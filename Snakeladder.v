==> flow/design.v <==
module Snakeladder(
    input clk,        
    input rst_full,    
    input btn_cycle,  
    input btn_roll,    
    output reg [7:0] row,  
    output reg [7:0] col,  
    output reg [6:0] hex0,
    output reg [5:0] player_pos
);
    reg btn_cycle_prev, btn_roll_prev;
    wire btn_cycle_edge, btn_roll_edge;
    assign btn_cycle_edge = btn_cycle & ~btn_cycle_prev;
    assign btn_roll_edge  = btn_roll  & ~btn_roll_prev;
    always @(posedge clk) begin
        btn_cycle_prev <= btn_cycle;
        btn_roll_prev  <= btn_roll;
    end
    reg [2:0] dice_value = 3'b001;  
    always @(posedge clk or posedge rst_full) begin
        if (rst_full)
            dice_value <= 3'b001;  
        else if (btn_cycle_edge) begin
            if (dice_value == 3'b110)
                dice_value <= 3'b001;  
            else
                dice_value <= dice_value + 1;  
        end
    end
    reg [5:0] new_pos;  
   reg [6:0] temp_sum;
always @(posedge clk or posedge rst_full) begin
    if (rst_full)
        player_pos <= 6'd0;
    else if (btn_roll_edge) begin
        temp_sum = player_pos + dice_value;
        if (temp_sum > 6'd63)
            new_pos = player_pos;
        else
            new_pos = temp_sum[5:0];
        if ((new_pos == 6'd9) || (new_pos == 6'd24) || (new_pos == 6'd18) || (new_pos == 6'd59))
            player_pos <= snake_ladder(new_pos);
        else
            player_pos <= new_pos;
    end
end
    function [5:0] snake_ladder;
        input [5:0] pos;
        begin
            case (pos)
                6'd9: snake_ladder = 6'd31;  
                6'd24: snake_ladder = 6'd6;   
                6'd18: snake_ladder = 6'd49;  
                6'd59: snake_ladder = 6'd4;  
                default: snake_ladder = pos;
            endcase
        end
    endfunction
    reg [2:0] player_row;
    reg [2:0] player_col;
    always @(*) begin
        player_row = player_pos[5:3];   
        player_col = player_pos[2:0];   
    end
    reg [15:0] refresh_counter;
    reg [2:0] row_index;
    always @(posedge clk or posedge rst_full) begin
        if (rst_full) begin
            refresh_counter <= 16'd0;
            row_index <= 3'd0;
        end else begin
            refresh_counter <= refresh_counter + 1;
            if (refresh_counter >= 16'd50000) begin
                refresh_counter <= 16'd0;
                row_index <= row_index + 1;
            end
        end
    end
    reg blink;
    reg [24:0] blink_counter;
    localparam BLINK_THRESHOLD = 25000000;
    always @(posedge clk or posedge rst_full) begin
        if (rst_full) begin
            blink_counter <= 0;
            blink <= 1'b1;
        end else begin
            if (blink_counter == BLINK_THRESHOLD - 1) begin
                blink_counter <= 0;
                blink <= ~blink;
            end else begin
                blink_counter <= blink_counter + 1;
            end
        end
    end
    reg [7:0] rom [0:7];
    initial begin
        rom[0] = 8'b01010000;
        rom[1] = 8'b00000010;
        rom[2] = 8'b00000100;
        rom[3] = 8'b10000001;
        rom[4] = 8'b00000000;
        rom[5] = 8'b00000000;
        rom[6] = 8'b00000010;
        rom[7] = 8'b00001000;
    end
    reg [7:0] rom_data;
    always @(*) begin
        rom_data = rom[row_index];
    end
    reg [7:0] final_data;
    always @(*) begin
        if (row_index == player_row)
            final_data = rom_data | ((blink) ? (8'b00000001 << player_col) : 8'b00000000);
        else
            final_data = rom_data;
    end
    always @(*) begin
        reg [7:0] row_temp;
        row_temp = 8'hFF;
        row_temp[row_index] = 1'b0;
        row = row_temp;
        col = final_data;
    end
    always @(*) begin
        case (dice_value)
            3'b001: hex0 = 7'b1111001;
            3'b010: hex0 = 7'b0100100;
            3'b011: hex0 = 7'b0110000;
            3'b100: hex0 = 7'b0011001;
            3'b101: hex0 = 7'b0010010;
            3'b110: hex0 = 7'b0000010;
            default: hex0 = 7'b1000000;
        endcase
    end
endmodule
* Reports on Snakeladder
Tool output for the design above, in the order of the flow.
Line numbers count from 1 in the design file above.
Operators carry their Yosys type and port widths (W data, S select, Z words).
Library cell names are shortened.
Not given: -
- Top module :: Snakeladder
- Clock :: clk
- Standard-cell library :: sky130hd
- Timing corner :: tt_025C_1v80

* After elaboration
Source: Yosys, flattened and elaborated, memories not mapped. Widths are those after wreduce. Registers that Yosys merges into a memory's read port (data or address) are not register bits. Print and check cells do not count. Equal cells are merged and count once.
Memory sizes are those after Yosys's memory passes, which may raise the word count (mostly to a power of two), join words into wider ones and drop unused or constant bits.
- Magnitude comparators :: 2
- Shift operators :: 3
- Equal/unequal tests :: 12
- Reductions and logical operators :: 3
- Bitwise operators :: 8
- Add/subtract/negate cells :: 6
- Mux-type cells :: 10
** Operators by type and width (number)
- $pmux W7 S6 :: 1
- $add A25 B1 Y25 const B :: 1
- $eq A25 B25 Y1 const B :: 1
- $mux W25 :: 1
- $pmux W6 S4 :: 1
- $mux W6 :: 3
- $shift A1 B4 Y8 const A :: 2
- $add A16 B1 Y16 const B :: 1
- $ge A16 B16 Y1 const B :: 1
- $or A8 B8 Y8 :: 2
- $mux W16 :: 1
- $mux W8 :: 2
- $eq A6 B5 Y1 const B :: 2
- $eq A3 B3 Y1 const B :: 3
- $shl A1 B3 Y8 const A :: 1
- $not A8 Y8 :: 1
- $add A6 B3 Y7 :: 1
- $gt A7 B6 Y1 const B :: 1
- $add A3 B1 Y3 const B :: 2
- $eq A3 B2 Y1 const B :: 2
- $eq A6 B4 Y1 const B :: 1
- $eq A6 B6 Y1 const B :: 1
- $neg A3 Y4 :: 1
- $logic_or A1 B1 Y1 :: 3
- $not A1 Y1 :: 3
- $eq A3 B1 Y1 const B :: 1
- $eq A3 B3 Y1 :: 1
- $mux W3 :: 1
- $and A1 B1 Y1 :: 2
- Cells after elaboration :: 53
- Memory bits (read-only) :: 56
- Flip-flop bits (word level) :: 56
- Bits of input ports :: 4
- Memories kept :: 1
- Output and inout port bits :: 29
** Memory list
- rom :: words 8, width 7, read ports 1, wr ports 0, RTL line 95 : reg [7:0] rom [0:7];

* Depth
Longest topological path by Yosys (ltp), each cell counted once; first at word level (registers and memories cut), then after technology mapping (sequential cells cut; the memories' decode and read muxes count).
- Word-level depth :: 9
- ABC_AREA :: 0
- Gate-level depth with buffers :: 11
- Mapped depth without buffers :: 10

* Mapped cells and area
Source: synth_stat.txt of the flow (Yosys; design flattened, memories mapped). It holds for the ABC_AREA given above (unset counts as 0); a run with the other value may have another netlist.
** Cell types
- dfrtp_1 :: number 52, area in all 1.3E+03 um2
- ha_1 :: number 16, area in all 200.192 um2
- xnor2_1 :: number 22, area in all 192.685 um2
- nor2_1 :: number 46, area in all 172.666 um2
- xor2_1 :: number 19, area in all 166.41 um2
- nand2_1 :: number 27, area in all 101.347 um2
- nand3_1 :: number 18, area in all 90.086 um2
- and3_1 :: number 12, area in all 75.072 um2
- mux2i_1 :: number 7, area in all 70.067 um2
- o21ai_0 :: number 13, area in all 65.062 um2
- inv_1 :: number 15, area in all 56.304 um2
- a21oi_1 :: number 11, area in all 55.053 um2
- dfstp_2 :: number 2, area in all 52.55 um2
- nand2b_1 :: number 8, area in all 50.048 um2
- dfxtp_1 :: number 2, area in all 40.038 um2
- nand4_1 :: number 5, area in all 31.28 um2
- a21o_1 :: number 4, area in all 30.029 um2
- nor3_1 :: number 6, area in all 30.029 um2
Other cell types: 35; their cells: 69.
- Mapped area :: 3323.2 um2
- Buffers :: 14
- Standard cells after synthesis :: 354
- Sequential part of the area :: 1393.8 um2
- Flip-flop cells :: 56

* Path before layout
Source: OpenSTA report_checks on the synthesized netlist (no wires, ideal clock, input and output delay 20% of the period each), path of least setup slack; recovery checks are left aside. Register names are those of the netlist, which keeps one name where synthesis merged equal registers.
- Kind :: reg2reg
- From :: reg player_pos[0]
- To :: reg player_pos[1]
- Buffers on the path :: 1
- Time at the first pin :: 0.000 ns
- Data required time :: 3.304 ns
- Path delay :: 2.717 ns
- Library setup time :: 0.126 ns
- Driving pins on the path :: 12
- Clock period :: 3.43 ns
- Data arrival time :: 2.591 ns
- Slack :: 0.713 ns
- Synthesis period reached :: 2.717 ns
"path delay" = arrival - input delay + setup time.
"driving pins on the path": output pins that drive a net of the path, with the launching flip-flop's if there is one; two outputs of one cell count as two.
"synthesis period reached" = period - worst setup slack (recovery checks aside). The figure is calculated, with input and output delays left at 20% of the set period.
The rows between start and end are the longest chain of elaborated cells between them; the timing report does not say that the signal goes this way. Where chains are equally long, one stands for them.
Each line given opens the expression or statement behind the cell; cells for indexed reads and writes are added by Yosys, which also makes memories of some case tables.
At most two assigning lines are given for a register; there are more.
- Cells stage by stage :: dfrtp_1 > ha_1 > inv_1 > fa_1 > nand2b_1 > a21o_1 > buf_2 > mux2i_1 > nor4_1 > o21a_2 > nor2_1 > a221o_1
- Cells in the longest elaborated chain :: 9
- Elaborated cells on any way between the ends :: 13
- Classes of those cells :: add/sub (1); compare (1); eq/ne (4); mux (4); reduce/logical (3)
** RTL lines, path post-synthesis
- start, declared :: RTL line 9 : output reg [5:0] player_pos
- start, assigned :: RTL line 42 : player_pos <= snake_ladder(new_pos);
- start, assigned :: RTL line 44 : player_pos <= new_pos;
- $add A6 B3 Y7 :: RTL line 36 : temp_sum = player_pos + dice_value;
- $gt A7 B6 Y1 :: RTL line 37 : if (temp_sum > 6'd63)
- $mux W6 :: RTL line 37
- $mux W6 :: RTL line 35 : else if (btn_roll_edge) begin
- $eq A6 B4 Y1 :: RTL line 41 : if ((new_pos == 6'd9) || (new_pos == 6'd24) || (new_pos == 6'd18) || (new_pos == 6'd59))
- $logic_or A1 B1 Y1 (3 in a row) :: RTL line 41
- $mux W6 :: RTL line 41
- end, assigned :: RTL line 42
- end, assigned :: RTL line 44
- end, declared :: RTL line 9

* Worst path after layout
Path of least setup slack in the final report of flow run 2 (OpenROAD, finished layout, wires in). Where an end is a register, its clock arrival counts in the times.
- Kind :: reg2reg
- From :: reg dice_value[0]
- To :: reg player_pos[1]
- Data required time :: 2.73 ns
- Clock period :: 2.52 ns
- Time at the first pin :: 0.32 ns
- Driving pins on the path :: 11
- Library setup time :: 0.11 ns
- Buffers on the path :: 0
- Slack :: -0.16 ns
- Data arrival time :: 2.89 ns
The rows between start and end are the longest chain of elaborated cells between them; the timing report does not say that the signal goes this way. Where chains are equally long, one stands for them.
At most two assigning lines are given for a register; there are more.
- Cells stage by stage :: dfstp_2 > ha_4 > inv_2 > fa_2 > nand2b_4 > a21o_4 > mux2i_2 > nor4_2 > o21a_2 > nor2_1 > a221o_1
- Cells in the longest elaborated chain :: 9
- Elaborated cells on any way between the ends :: 13
- Classes of those cells :: add/sub (1); compare (1); eq/ne (4); mux (4); reduce/logical (3)
** RTL lines, path after layout
- start, declared :: RTL line 19 : reg [2:0] dice_value = 3'b001;
- start, assigned :: RTL line 22 : dice_value <= 3'b001;
- start, assigned :: RTL line 27 : dice_value <= dice_value + 1;
- $add A6 B3 Y7 :: RTL line 36 : temp_sum = player_pos + dice_value;
- $gt A7 B6 Y1 :: RTL line 37 : if (temp_sum > 6'd63)
- $mux W6 :: RTL line 37
- $mux W6 :: RTL line 35 : else if (btn_roll_edge) begin
- $eq A6 B4 Y1 :: RTL line 41 : if ((new_pos == 6'd9) || (new_pos == 6'd24) || (new_pos == 6'd18) || (new_pos == 6'd59))
- $logic_or A1 B1 Y1 (3 in a row) :: RTL line 41
- $mux W6 :: RTL line 41
- end, assigned :: RTL line 42 : player_pos <= snake_ladder(new_pos);
- end, assigned :: RTL line 44 : player_pos <= new_pos;
- end, declared :: RTL line 9 : output reg [5:0] player_pos

==> results <==
Design Snakeladder on sky130hd. What follows are 2 stored runs of the flow, each under its own settings; their order means nothing. The constraints put input and output delay at 20% of the set period each and load the outputs with 0.01 pF.
"reached clock period" means the clock period less the worst setup slack. The figure is calculated, with input and output delays left at 20% of the set period.
"time on the worst setup path": the worst setup path's part of the clock period (all of it between registers, 20% less for each end at a port) less its slack. A launch clock that arrives late makes it longer, a capture clock that arrives late makes it shorter.
"power": no workload was simulated; the value follows from the tool's default switching activity.

* Flow run 1
** Files
==> flow/run.sh <==
#!/bin/bash
# the make line also repeats the synthesis and layout settings of config.mk as NAME=value (left out here)
make -C /OpenROAD-flow-scripts/flow DESIGN_CONFIG=/design/flow/config.mk WORK_HOME=/design/flow/orfs CLKGATE_MAP_FILE= finish
==> flow/config.mk <==
export PLATFORM = sky130hd
export DESIGN_NAME = Snakeladder
export DESIGN_NICKNAME = Snakeladder
export VERILOG_FILES = /design/flow/design.v
export SDC_FILE = /design/flow/constraint.sdc
export NUM_CORES = 4
export LEC_CHECK = 0
export ABC_AREA = 0
export CAP_MARGIN = 20
export CELL_PAD_IN_SITES_DETAIL_PLACEMENT = 2
export CORE_MARGIN = 5
export CORE_UTILIZATION = 67
export CTS_CLUSTER_DIAMETER = 335
export GPL_TIMING_DRIVEN = 0
export MAX_ROUTING_LAYER = met4
export PLACE_DENSITY = 0.56
export SLEW_MARGIN = 5
export TNS_END_PERCENT = 70
==> flow/constraint.sdc <==
create_clock -name core_clock -period 3.87 [get_ports {clk}]
set_input_delay 0.7740 -clock core_clock [delete_from_list [all_inputs] [get_ports {clk}]]
set_output_delay 0.7740 -clock core_clock [all_outputs]
set_load 0.01 [all_outputs]
** Results
Did not finish, placement stopped with DPL-0033.

* Flow run 2
** Files
==> flow/run.sh <==
#!/bin/bash
# the make line also repeats the synthesis and layout settings of config.mk as NAME=value (left out here)
make -C /OpenROAD-flow-scripts/flow DESIGN_CONFIG=/design/flow/config.mk WORK_HOME=/design/flow/orfs CLKGATE_MAP_FILE= finish
==> flow/config.mk <==
export PLATFORM = sky130hd
export DESIGN_NAME = Snakeladder
export DESIGN_NICKNAME = Snakeladder
export VERILOG_FILES = /design/flow/design.v
export SDC_FILE = /design/flow/constraint.sdc
export NUM_CORES = 4
export LEC_CHECK = 0
export ABC_AREA = 0
export CAP_MARGIN = 20
export CELL_PAD_IN_SITES_GLOBAL_PLACEMENT = 1
export CORE_ASPECT_RATIO = 1.64
export CORE_MARGIN = 2
export CORE_UTILIZATION = 56
export CTS_CLUSTER_DIAMETER = 344
export GPL_ROUTABILITY_DRIVEN = 0
export MIN_ROUTING_LAYER = met2
export SETUP_SLACK_MARGIN = 0.74
export SLEW_MARGIN = 5
export TNS_END_PERCENT = 25
==> flow/constraint.sdc <==
create_clock -name core_clock -period 2.52 [get_ports {clk}]
set_input_delay 0.5040 -clock core_clock [delete_from_list [all_inputs] [get_ports {clk}]]
set_output_delay 0.5040 -clock core_clock [all_outputs]
set_load 0.01 [all_outputs]
** Results
- Worst setup slack after layout :: -0.158 ns
- Post-synthesis cell area :: 3323.2 um2
- Worst hold slack in the final report :: 0.482 ns
- Std-cell area (final layout) :: 4574.4 um2
- Reached clock period :: 2.678 ns
- Total die area :: 6585.5 um2
- Utilization after routing :: 78.1%
- Power :: 0.003966 W
- Time on the worst setup path :: 2.68 ns
- Kind of the worst setup path :: reg2reg
- Sum of negative setup slack :: -0.525 ns
